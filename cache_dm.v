==> flow/design.v <==
module cache(
    clk,
    proc_reset,
    proc_read,
    proc_write,
    proc_addr,
    proc_rdata,
    proc_wdata,
    proc_stall,
    mem_read,
    mem_write,
    mem_addr,
    mem_rdata,
    mem_wdata,
    mem_ready
);
    input          clk;
    input          proc_reset;
    input          proc_read, proc_write;
    input   [29:0] proc_addr;
    input   [31:0] proc_wdata;
    output         proc_stall;
    output  [31:0] proc_rdata;
    input  [127:0] mem_rdata;
    input          mem_ready;
    output         mem_read, mem_write;
    output  [27:0] mem_addr;
    output [127:0] mem_wdata;
parameter BLOCK_WIDTH = 128;
parameter TAG_WIDTH = 25;
parameter WORD_WIDTH = 32;
parameter LINE_NUM = 8;
localparam S_IDLE = 0, S_WB = 1, S_FETCH = 2;
genvar gen_i;
integer i;
reg                     valid_next;  
reg                     dirty_next;  
wire                    input_src;  
reg  [BLOCK_WIDTH-1:0]  wdata;       
wire  [BLOCK_WIDTH-1:0]  rdata;      
wire [2:0]              index_i;
wire [1:0]              offset_i;
reg  [1:0]              state_r, state_w;
reg                     lru_lines_r [0:LINE_NUM-1], lru_lines_w   [0:LINE_NUM-1];      
wire                    hit;  
wire                    dirty;
wire [TAG_WIDTH-1:0]    tag;
reg                     stall;
reg                     wen;  
reg                     update;
set set_0(
    .clk(clk),
    .rst(proc_reset),
    .write_i(wen),
    .update_i(update),
    .valid_i(valid_next),
    .dirty_i(dirty_next),
    .input_src_i(input_src),
    .wdata_i(wdata),
    .addr_i(proc_addr),
    .dirty_o(dirty),
    .hit_o(hit),
    .tag_o(tag),
    .rdata_o(rdata)
);
assign index_i = proc_addr[4:2];
assign offset_i = proc_addr[1:0];
assign input_src = (state_r == S_FETCH);
assign mem_read = (state_r == S_FETCH);
assign mem_write = (state_r == S_WB);
assign mem_addr = (state_r == S_WB) ? {tag, index_i} : proc_addr[29:2];
assign mem_wdata = (state_r == S_WB) ? rdata : 0;
assign proc_stall = !(state_r == S_IDLE && hit);
assign proc_rdata = rdata[WORD_WIDTH*offset_i +: WORD_WIDTH];
always @(*) begin:state_logic
    state_w = state_r;
    update = 0;
    valid_next = 0;
    dirty_next = 0;
    wen = 0;
    wdata = 0;
    case (state_r)
        S_IDLE: begin
            if (proc_read || proc_write) begin
                if (!hit) begin
                    if (dirty) 
                        state_w = S_WB;
                    else
                        state_w = S_FETCH;
                end else begin
                    if (proc_write) begin
                        wen = 1;
                        update = 1;
                        valid_next = 1;
                        dirty_next = 1;
                        wdata = proc_wdata;
                    end
                    state_w = S_IDLE;
                end
            end else begin
                state_w = S_IDLE;
            end
        end
        S_WB: begin
            if (mem_ready) begin
                state_w = S_FETCH;
            end else begin
                state_w = S_WB;
            end
        end
        S_FETCH: begin
            if (mem_ready) begin
                state_w = S_IDLE;
                wen = 1;
                update = 1;
                valid_next = 1;
                if (proc_write) begin  
                    dirty_next = 1;
                    case (offset_i)
                        2'b00: wdata = {mem_rdata[127:32], proc_wdata[31:0]};
                        2'b01: wdata = {mem_rdata[127:64], proc_wdata[31:0], mem_rdata[31:0]};
                        2'b10: wdata = {mem_rdata[127:95], proc_wdata[31:0], mem_rdata[63:0]};
                        2'b11: wdata = {proc_wdata, mem_rdata[95:0]};
                    endcase
                end else begin
                    wdata = mem_rdata;
                    dirty_next = 0;
                end
            end else begin
                state_w = S_FETCH;
            end
        end
    endcase
end
always @(posedge clk) begin
    if (proc_reset) begin
        state_r <= S_IDLE;
        for (i = 0;i < LINE_NUM; i = i + 1) begin
            lru_lines_r[i] <= 0;
        end
    end else begin
        state_r <= state_w;
        for (i = 0;i < LINE_NUM; i = i + 1) begin
            lru_lines_r[i] <= lru_lines_w[i];
        end
    end
end
endmodule
module set #(
    parameter LINE_NUM = 8,
    parameter TAG_WIDTH = 25,
    parameter BLOCK_WIDTH = 128
)(
    input clk,
    input rst,
    input write_i,
    input update_i,
    input valid_i,
    input dirty_i,
    input input_src_i,  
    input [BLOCK_WIDTH-1:0] wdata_i,
    input [29:0] addr_i,
    output        dirty_o,
    output        hit_o, 
    output [TAG_WIDTH-1:0] tag_o,
    output [BLOCK_WIDTH-1:0] rdata_o
);
wire                      valid_lines [0:LINE_NUM-1];
wire                      dirty_lines [0:LINE_NUM-1];
wire    [TAG_WIDTH-1:0]   tag_lines   [0:LINE_NUM-1];
wire    [BLOCK_WIDTH-1:0] rdata_lines [0:LINE_NUM-1];
wire    [24:0]            tag_i;
wire    [2:0]             index_i;
wire    [1:0]             offset_i;
wire                      valid;
wire                      dirty;
wire                      hit;
wire    [BLOCK_WIDTH-1:0] rdata;
wire    [1:0]             offset;
reg                       wen_lines    [0:LINE_NUM-1];  
wire                      valid_next;  
wire                      dirty_next;  
reg     [BLOCK_WIDTH-1:0] wdata;       
genvar gen_i;
integer i;
assign {tag_i, index_i, offset_i} = addr_i;
assign valid = valid_lines[index_i];
assign dirty = dirty_lines[index_i];
assign rdata  = rdata_lines[index_i];
assign hit  = (valid && (tag_i == tag_lines[index_i]));
assign hit_o = hit;
assign rdata_o = rdata;
assign dirty_o = dirty;
assign tag_o = tag_lines[index_i];
generate
    for (gen_i = 0; gen_i < LINE_NUM; gen_i = gen_i + 1) begin:gen_blk2
        line l(
            .clk(clk),
            .rst(rst),
            .write_i(wen_lines[gen_i]),
            .valid_i(valid_next),
            .dirty_i(dirty_next),
            .tag_i(tag_i),
            .wdata_i(wdata),
            .valid_o(valid_lines[gen_i]),
            .dirty_o(dirty_lines[gen_i]),
            .tag_o(tag_lines[gen_i]),
            .rdata_o(rdata_lines[gen_i])
        );
    end
endgenerate
always @(*) begin
    for (i = 0; i < LINE_NUM; i = i + 1) begin
        wen_lines[i] = (write_i || update_i)&& (index_i == i);
    end
    if (write_i) begin
        if (input_src_i) begin
            wdata = wdata_i;
        end else begin
            case(offset_i)
                2'b00: wdata = {rdata[127:32], wdata_i[31:0]};
                2'b01: wdata = {rdata[127:64], wdata_i[31:0], rdata[31:0]};
                2'b10: wdata = {rdata[127:95], wdata_i[31:0], rdata[63:0]};
                2'b11: wdata = {wdata_i, rdata[95:0]};
            endcase
        end
    end else begin
        wdata = rdata;
    end
end
assign valid_next = (update_i) ? valid_i : valid;
assign dirty_next = (update_i) ? dirty_i : dirty;
endmodule
module line #(
    parameter TAG_WIDTH = 25,
    parameter BLOCK_WIDTH = 128,
    parameter WORD_WIDTH = 32
)(
    input clk,
    input rst,
    input write_i,
    input valid_i,
    input dirty_i,
    input [TAG_WIDTH-1:0] tag_i,
    input [BLOCK_WIDTH-1:0] wdata_i,
    output valid_o,
    output dirty_o,
    output [24:0] tag_o,
    output [BLOCK_WIDTH-1:0] rdata_o
);
integer i;
reg         valid_r, valid_w;
reg         dirty_r, dirty_w;
reg [TAG_WIDTH-1:0] tag_r, tag_w;
reg [BLOCK_WIDTH-1:0]  data_r, data_w;
assign valid_o = valid_r;
assign dirty_o = dirty_r;
assign tag_o = tag_r;
assign rdata_o = data_r;
always @(*) begin:update_logic
    if (write_i) begin
        valid_w = valid_i;
        dirty_w = dirty_i;
        tag_w = tag_i;
        data_w = wdata_i;
    end else begin
        valid_w = valid_r;
        dirty_w = dirty_r;
        tag_w = tag_r;
        data_w = data_r;
    end
end
always @(posedge clk) begin
    if (rst) begin
        valid_r <= 0;
        dirty_r <= 0;
        tag_r <= 0;
        data_r <= 0;
    end else begin
        valid_r <= valid_w;
        dirty_r <= dirty_w;
        tag_r <= tag_w;
        data_r <= data_w;
    end
end
endmodule
## Tool chain data of cache

What the tools print for cache, step after step.
Lines are those of the file above, counted from 1.
Operators: Yosys type, input widths -> output width; for muxes data width and select width s.
Library cell names are shortened.
The mark -- stands for no value.

- Design top: cache
- Clock input: clk
- Standard-cell library: sky130hd
- Library corner: tt_025C_1v80

## Elaborated design

Counts by Yosys on the flattened word-level netlist (proc, flatten, opt, wreduce). Print and check cells are left out. Cells with the same type and inputs are merged into one.

- Flip-flop bits (word level): 1242
- Input port bits: 195
- Cells after elaboration: 94

- Equal/unequal tests: 13
- Shift operators: 1
- Muxes and demuxes: 31
- Reduce/logical cells: 16

Operators with widths:

| kind | count |
|---|---|
| $pmux 128 s8 | 1 |
| $pmux 128 s4 | 2 |
| $mux 128 | 5 |
| $pmux 128 s2 | 1 |
| $pmux 25 s8 | 1 |
| $shiftx 128x8->32 | 1 |
| $mux 32 | 3 |
| $mux 28 | 1 |
| $eq 25x25->1 | 1 |
| $pmux 1 s8 | 2 |
| $eq 3x3->1 const B | 4 |
| $logic_and 1x1->1 | 10 |
| $mux 2 | 5 |
| $mux 1 | 7 |
| $eq 2x2->1 const B | 3 |
| $eq 3x2->1 const B | 2 |
| $pmux 2 s3 | 1 |
| $eq 2x1->1 const B | 2 |
| $logic_not 2->1 | 2 |
| $pmux 1 s2 | 2 |
| $eq 3x1->1 const B | 1 |
| $logic_not 3->1 | 1 |
| $reduce_bool 3->1 | 1 |
| $logic_or 1x1->1 | 1 |
| $logic_not 1->1 | 1 |

## Logic depth

Depth = most cells in a row (Yosys ltp): at word level without a register or memory, in the mapped netlist without a sequential cell, where the memories' decode and read muxes count.

- Depth in word-level cells: 10
- ABC_AREA: 0
- Mapped depth: 17

## Synthesis result

Yosys stat after the flow's synthesis: flattened, memories mapped to cells. It holds for the ABC_AREA given above (unset counts as 0); a run with the other value may have another netlist.

- Cell count: 7299
- Cell area after synthesis: 59970.0 µm²
- Mapped flip-flops: 1243

Cells by type:

| cell type | count |
|---|---|
| dfxtp_1 | 1243 |
| a211oi_1 | 764 |
| a21oi_1 | 676 |
| nor2_1 | 848 |
| nand2_1 | 676 |
| clkbuf_1 | 608 |
| o21ai_0 | 366 |
| mux2i_1 | 178 |
| mux4_2 | 67 |
| o22ai_1 | 179 |
| nand3_1 | 212 |
| mux2_2 | 90 |
| a221oi_1 | 96 |
| nor3_1 | 140 |
| buf_2 | 126 |
| o32ai_1 | 72 |
| a311oi_1 | 64 |
| o211ai_1 | 66 |

Not listed: further types 65, cells in them 828.
The figures by module come from a second, unflattened synthesis with its own total; it is not the netlist above.

- Cell total of the unflattened synthesis: 6558
- Area total of the unflattened synthesis: 60934.7 µm²

Rows give one instance, submodules left out.

By module:

| module | times used | cells | area (µm²) | sequential area (µm²) |
|---|---|---|---|---|
| line | 8 | 499 | 5497.8 | 3103.0 |
| set | 1 | 1966 | 12638.4 | 0.0 |
| cache | 1 | 600 | 4314.1 | 60.1 |

## Worst setup path after synthesis

Source: OpenSTA report_checks on the synthesized netlist (no wires, ideal clock, input and output delay 20% of the period each), path of least setup slack; recovery checks are left aside. Register names are those of the netlist, which keeps one name where synthesis merged equal registers.

- Kind: input-to-output
- Start point: input proc_addr[3]
- End point: output proc_rdata[17]
- Clock period: 10.0 ns
- External input delay: 2.000 ns
- External output delay: 2.000 ns
- Time at the first pin: 2.000 ns
- Data arrival time: 4.764 ns
- Data required time: 8.000 ns
- Slack: 3.236 ns
- Delay of the path: 2.764 ns
- Stages: 12
- Buffers on the path: 7
- Period reached after synthesis: 6.764 ns

"delay of the path" is the arrival time less input delay plus setup time.
A path that ends at an output port has no setup time.
"stages" counts driving pins, that of a launching flip-flop among them; a cell with two outputs on the path counts twice.
"period reached after synthesis" is the clock period less the worst setup slack; recovery checks do not enter. This is arithmetic on one report: input and output delays are still those of the set period (20% each).
Between the ends stands the longest chain of elaborated cells between them, by number of cells; it is not shown to be the way that was timed. Of several equally long chains one is given.
Each line given opens the expression or statement behind the cell; cells for indexed reads and writes are added by Yosys, which also makes memories of some case tables.

- Cell sequence: buf_2 buf_2 buf_2 buf_2 buf_2 buf_2 buf_1 mux2i_1 o21ai_0 a221oi_1 nor2_1 mux4_2
- Length of the longest elaborated chain: 3

Ends and longest elaborated chain, post-synthesis:

| what | line | text |
|---|---|---|
| start: declaration | 20 | `input   [29:0] proc_addr;` |
| $eq 3x3->1 | 189 | `assign rdata  = rdata_lines[index_i];` |
| $pmux 128 s8 | 189 |  |
| $shiftx 128x8->32 | 74 | `assign proc_rdata = rdata[WORD_WIDTH*offset_i +: WORD_WIDTH];` |
| end: declaration | 23 | `output  [31:0] proc_rdata;` |

## Path in the finished layout

From the final timing report of stored run 2: the path of least setup slack in the routed layout; clock arrival at registers is part of the times.

- Kind: input-to-output
- Start point: input proc_addr[4]
- End point: output proc_rdata[24]
- Clock period: 9.37 ns
- External input delay: 1.87 ns
- External output delay: 1.87 ns
- Time at the first pin: 1.87 ns
- Data arrival time: 6.05 ns
- Data required time: 7.50 ns
- Slack: 1.45 ns
- Stages: 11
- Buffers on the path: 4

Between the ends stands the longest chain of elaborated cells between them, by number of cells; it is not shown to be the way that was timed. Of several equally long chains one is given.

- Cell sequence: buf_8 buf_4 and2_1 buf_4 a221oi_1 a21oi_1 a221oi_1 nor2_1 a211oi_1 a21oi_1 clkdlybuf4s50_1
- Length of the longest elaborated chain: 3

Ends and longest elaborated chain, post-layout:

| what | line | text |
|---|---|---|
| start: declaration | 20 | `input   [29:0] proc_addr;` |
| $eq 3x3->1 | 189 | `assign rdata  = rdata_lines[index_i];` |
| $pmux 128 s8 | 189 |  |
| $shiftx 128x8->32 | 74 | `assign proc_rdata = rdata[WORD_WIDTH*offset_i +: WORD_WIDTH];` |
| end: declaration | 23 | `output  [31:0] proc_rdata;` |

==> runs of cache <==
Below are 2 stored runs of the flow (Yosys, OpenROAD; platform sky130hd) on cache, each with its settings and what was measured, unordered. Constraints: input delay and output delay 20% of the set period each, output load 0.01 pF.
By "period reached" is meant the clock period of the run minus its worst setup slack. This is arithmetic on one report: input and output delays are still those of the set period (20% each).
"allowed time less slack (worst setup path)": the worst setup path's part of the clock period (all of it between registers, 20% less for each end at a port) less its slack. A launch clock that arrives late makes it longer, a capture clock that arrives late makes it shorter.
"power consumption" rests on the timing tool's default activity at the inputs, not on a simulated workload.
A setting shown as . is not set for that run.
A result given as . is not shown for that run.

| item | stored run 1 | stored run 2 |
|---|---|---|
| period_ns | 4.45 | 9.37 |
| CORE_UTILIZATION | 69 | 59 |
| SETUP_SLACK_MARGIN | 1.03 | 1.38 |
| PLACE_DENSITY_LB_ADDON | 0.2 | 0.2 |
| CELL_PAD_IN_SITES_GLOBAL_PLACEMENT | 3 | . |
| SLEW_MARGIN | 30 | 20 |
| CAP_MARGIN | 20 | 20 |
| CORE_MARGIN | 2 | 4 |
| HOLD_SLACK_MARGIN | . | -0.09 |
| TNS_END_PERCENT | . | 100 |
| ABC_AREA | . | 0 |
| CTS_CLUSTER_SIZE | . | 27 |
| MAX_ROUTING_LAYER | . | met4 |
| chip area in the Yosys report (µm²) | . | 59970.0 |
| die footprint (µm²) | . | 106808.0 |
| std-cell area (final layout) (µm²) | . | 68929.9 |
| utilization after routing (%) | . | 68.6 |
| lowest setup slack (ns) | . | 1.447 |
| sum of negative setup slack (ns) | . | 0.000 |
| lowest hold slack (ns) | . | 0.454 |
| power consumption (uW) | . | 12487 |
| period reached (ns) | . | 7.923 |
| allowed time less slack (worst setup path) (ns) | . | 4.17 |
| critical path kind | . | input-to-output |

Stored run 1: not finished: placement ended with error FLW-0024
